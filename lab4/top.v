==> flow/design.v <==
`timescale 1ns / 1ps
module top(
    clk, 
	rst,
	result1,
	result2,
    AN,
    A,
    B,
    C,
    D,
    E,
    F,
    G
);
input clk, rst;
input [31:0] result1, result2;
output A, B, C, D, E, F, G;
output reg [7:0] AN;
reg [20:0] counter;
reg [2:0] state;
reg [6:0] seg_number,seg_data;
reg [12:0] answer_number1, answer_number2;
always@(posedge clk)begin
	if(rst) begin
		answer_number1 <= 13'd0;
		answer_number2 <= 13'd0;
	end
	else begin
		  answer_number1 <= result1[12:0];
		  answer_number2 <= result2[12:0];
	end
end
always@(posedge clk) begin
  counter <= (counter<=100000) ? (counter + 1) : 0;
  state   <= (counter==100000) ? (state + 1)  : state;
	case(state)
		0:begin
			seg_number <= answer_number1/1000;
			AN <= 8'b0111_1111;
		end
		1:begin
			seg_number <= (answer_number1/100)%10;
			AN <= 8'b1011_1111;
		end
		2:begin
			seg_number <= (answer_number1/10)%10;
			AN <= 8'b1101_1111;
		end
		3:begin
			seg_number <= answer_number1%10;
			AN <= 8'b1110_1111;
		end
		4:begin
			seg_number <= answer_number2/1000;
			AN <= 8'b1111_0111;
		end
		5:begin
			seg_number <= (answer_number2/100)%10;
			AN <= 8'b1111_1011;
		end
		6:begin
			seg_number <= (answer_number2/10)%10;
			AN <= 8'b1111_1101;
		end
		7:begin
			seg_number <= answer_number2%10;
			AN <= 8'b1111_1110;
		end
		default: state <= state;
	endcase 
end  
assign {G,F,E,D,C,B,A} = seg_data;
always@(posedge clk) begin  
  case(seg_number)
	16'd0:seg_data <= 7'b1000000;
	16'd1:seg_data <= 7'b1111001;
	16'd2:seg_data <= 7'b0100100;
	16'd3:seg_data <= 7'b0110000;
	16'd4:seg_data <= 7'b0011001;
	16'd5:seg_data <= 7'b0010010;
	16'd6:seg_data <= 7'b0000010;
	16'd7:seg_data <= 7'b1011000;
	16'd8:seg_data <= 7'b0000000;
	16'd9:seg_data <= 7'b0010000;
	default: seg_number <= seg_number;
  endcase
end
endmodule
### Step by step through the tools: top

Tool output for the design above, in the order of the flow.
Lines are those of the file above, counted from 1.
Operators carry their Yosys type and port widths (W data, S select, Z words).
Library cell names are shortened.
The mark -- stands for no value.

| design | value |
|---|---|
| top | top |
| clock port | clk |
| standard-cell library | sky130hd |
| corner | tt_025C_1v80 |

### Word level

Yosys after proc, flatten, opt, wreduce and memory -nomap, before mapping. Enables and synchronous resets that opt folds into registers are not counted as muxes. Memory bits, and registers merged into a memory's read port (data or address), are not among the register bits. Print and check cells are not counted. Equal cells are merged and count once.

| cells by class | value |
|---|---|
| $add $sub $neg | 2 |
| magnitude comparators | 1 |
| eq/ne operators | 8 |
| mux-type cells | 1 |
| reductions and logical operators | 1 |

Operators with widths:

| operator | count |
|---|---|
| $pmux W8 S8 | 1 |
| $add A21 B1 Y21 const B | 1 |
| $le A21 B17 Y1 const B | 1 |
| $eq A21 B17 Y1 const B | 1 |
| $eq A3 B3 Y1 const B | 4 |
| $eq A3 B2 Y1 const B | 2 |
| $add A3 B1 Y3 const B | 1 |
| $eq A3 B1 Y1 const B | 1 |
| $logic_not A3 Y1 | 1 |

| bit counts | value |
|---|---|
| register bits | 32 |
| bits of input ports | 66 |
| output and inout bits | 15 |
| cells after elaboration | 16 |

### Longest topological paths

Longest topological path by Yosys (ltp), each cell counted once; first at word level (registers and memories cut), then after technology mapping (sequential cells cut; the memories' decode and read muxes count).

| depth | value |
|---|---|
| word-level depth | 2 |
| ABC_AREA | 0 |
| mapped depth | 8 |
| depth with buffers taken out | 6 |

### Mapped cells and area

The flow's flattened synthesis, as Yosys stat reports it; memories are mapped. The netlist is that of the ABC_AREA named above (0 if unset); the other value can give another one.
The area totals of this step are shown rounded.

Cell types:

| cell type | count | area in all (um^2) |
|---|---|---|
| dfxtp_1 | 29 | 580.557 |
| ha_1 | 8 | 100.096 |
| edfxtp_1 | 3 | 90.086 |
| xor2_1 | 7 | 61.309 |
| nor2_1 | 15 | 56.304 |
| buf_4 | 7 | 52.55 |
| nand4_1 | 8 | 50.048 |
| xnor2_1 | 5 | 43.792 |
| or3_1 | 5 | 31.28 |
| inv_1 | 8 | 30.029 |
| nand2_1 | 8 | 30.029 |
| or4_1 | 3 | 22.522 |
| nand3_1 | 4 | 20.019 |
| nor4_1 | 3 | 18.768 |
| a21oi_1 | 3 | 15.014 |
| buf_8 | 1 | 15.014 |
| nand3b_1 | 2 | 15.014 |
| o31ai_1 | 2 | 15.014 |

Other cell types: 16; their cells: 18.

| mapped netlist | value |
|---|---|
| mapped cells | 139 |
| chip area (Yosys) | 1379 um^2 |
| sequential part of the area | 670.6 um^2 |
| flip-flops | 32 |
| buffers | 12 |

### Worst setup path after synthesis

Source: OpenSTA report_checks on the synthesized netlist (no wires, ideal clock, input and output delay 20% of the period each), path of least setup slack; recovery checks are left aside. Register names are those of the netlist, which keeps one name where synthesis merged equal registers.

| timing path post-synthesis | value |
|---|---|
| path kind | flip-flop to flip-flop |
| start point | reg counter[0] |
| end point | reg state[0] |
| period | 2310 ps |
| library setup time | 371 ps |
| time at the first pin | 0 ps |
| arrival | 1310 ps |
| required time | 1939 ps |
| slack | 629 ps |
| path delay | 1681 ps |
| driving pins on the path | 6 |
| path buffers | 0 |
| synthesis period reached | 1681 ps |

"path delay" is the arrival time less input delay plus setup time.
"driving pins on the path" counts driving pins, that of a launching flip-flop among them; a cell with two outputs on the path counts twice.
"synthesis period reached" = period - worst setup slack (recovery checks aside). The figure is calculated, with input and output delays left at 20% of the set period.
Between the ends stands the longest chain of elaborated cells between them, by number of cells; it is not shown to be the way that was timed. Of several equally long chains one is given.
A line is the first line of the expression or statement that the cell stems from. Yosys adds cells for indexed reads and writes and turns some case tables into memories.

| on the way, post-synthesis | value |
|---|---|
| cell sequence | dfxtp_1 > inv_1 > ha_1 > nor4b_1 > nand4_1 > nor4_1 |
| length of the longest elaborated chain | 1 |
| elaborated cells on any way between the ends | 1 |
| source lines of those cells | 1 |
| classes of those cells | eq/ne (1) |

Ends and longest elaborated chain, post-synthesis:

| element | RTL line | source |
|---|---|---|
| from (decl) | 20 | `reg [20:0] counter;` |
| from (assign) | 35 | `counter <= (counter<=100000) ? (counter + 1) : 0;` |
| $eq A21 B17 Y1 | 36 | `state   <= (counter==100000) ? (state + 1)  : state;` |
| to (assign) | 36 |  |
| to (assign) | 70 | `default: state <= state;` |
| to (decl) | 21 | `reg [2:0] state;` |

### Path in the finished layout

Path of least setup slack in the final report of flow run 1 (OpenROAD, finished layout, wires in). Where an end is a register, its clock arrival counts in the times.
The report prints the path's times to 10 ps; the period is as set.

| timing path after layout | value |
|---|---|
| path kind | flip-flop to flip-flop |
| start point | reg counter[14] |
| end point | reg state[0] |
| period | 1690 ps |
| library setup time | 280 ps |
| time at the first pin | 280 ps |
| arrival | 1600 ps |
| required time | 1690 ps |
| slack | 90 ps |
| driving pins on the path | 4 |
| path buffers | 1 |

Between the ends stands the longest chain of elaborated cells between them, by number of cells; it is not shown to be the way that was timed. Of several equally long chains one is given.

| on the way, after layout | value |
|---|---|
| cell sequence | dfxtp_1 > or4_4 > nor4_1 > buf_4 |
| length of the longest elaborated chain | 1 |
| elaborated cells on any way between the ends | 1 |
| source lines of those cells | 1 |
| classes of those cells | eq/ne (1) |

Ends and longest elaborated chain, after layout:

| element | RTL line | source |
|---|---|---|
| from (decl) | 20 | `reg [20:0] counter;` |
| from (assign) | 35 | `counter <= (counter<=100000) ? (counter + 1) : 0;` |
| $eq A21 B17 Y1 | 36 | `state   <= (counter==100000) ? (state + 1)  : state;` |
| to (assign) | 36 |  |
| to (assign) | 70 | `default: state <= state;` |
| to (decl) | 21 | `reg [2:0] state;` |

## Implementation results

Top module top; platform sky130hd; tools Yosys and OpenROAD; 2 stored runs in no particular order. Input and output delays are each 20% of the period that was set; the output load is 0.01 pF.
"clock period achieved": clock period set for the run, less the worst setup slack. It is reckoned from that one timing run; input and output delays stay at 20% of the period that was set.
"allowed time less slack (worst setup path)" means the part of the period allowed to the worst setup path (the constraints hold back 20% at inputs and 20% at outputs) less its slack; where the path has registers, the arrival times of their clocks count too.
"power": no workload was simulated; the value follows from the tool's default switching activity.
"allowed time less slack (worst setup path)" is known to 10 ps.
The measured numbers are rounded.

#### Flow run 1

| setting | value |
|---|---|
| period_ns | `1.69` |
| CORE_UTILIZATION | `38` |
| PLACE_DENSITY_LB_ADDON | `0.04` |
| CORE_ASPECT_RATIO | `1.5` |
| CELL_PAD_IN_SITES_GLOBAL_PLACEMENT | `1` |
| GPL_ROUTABILITY_DRIVEN | `1` |
| CTS_CLUSTER_SIZE | `52` |
| MAX_ROUTING_LAYER | `met5` |
| CAP_MARGIN | `20` |
| CORE_MARGIN | `2` |
| SLEW_MARGIN | `20` |

| result | value |
|---|---|
| netlist area reported by Yosys | 1379 um^2 |
| power | 1489 uW |
| area inside the die boundary | 4136 um^2 |
| total negative slack on setup checks | 0 ps |
| clock period achieved | 1598 ps |
| final worst hold slack | 490 ps |
| standard-cell area of the final layout | 1720 um^2 |
| smallest setup slack | 92 ps |
| allowed time less slack (worst setup path) | 1600 ps |
| class of the worst setup path | flip-flop to flip-flop |
| utilization in the final report | 49.9 % |

#### Flow run 2

| setting | value |
|---|---|
| period_ns | `1.82` |
| SETUP_SLACK_MARGIN | `0.07` |
| CAP_MARGIN | `20` |
| CORE_MARGIN | `2` |
| CORE_UTILIZATION | `40` |
| SLEW_MARGIN | `20` |

| result | value |
|---|---|
| smallest setup slack | 141 ps |
| standard-cell area of the final layout | 1608 um^2 |
| total negative slack on setup checks | 0 ps |
| clock period achieved | 1679 ps |
| utilization in the final report | 48.6 % |
| final worst hold slack | 506 ps |
| netlist area reported by Yosys | 1379 um^2 |
| allowed time less slack (worst setup path) | 1680 ps |
| class of the worst setup path | flip-flop to flip-flop |
| area inside the die boundary | 3933 um^2 |
| power | 1253 uW |
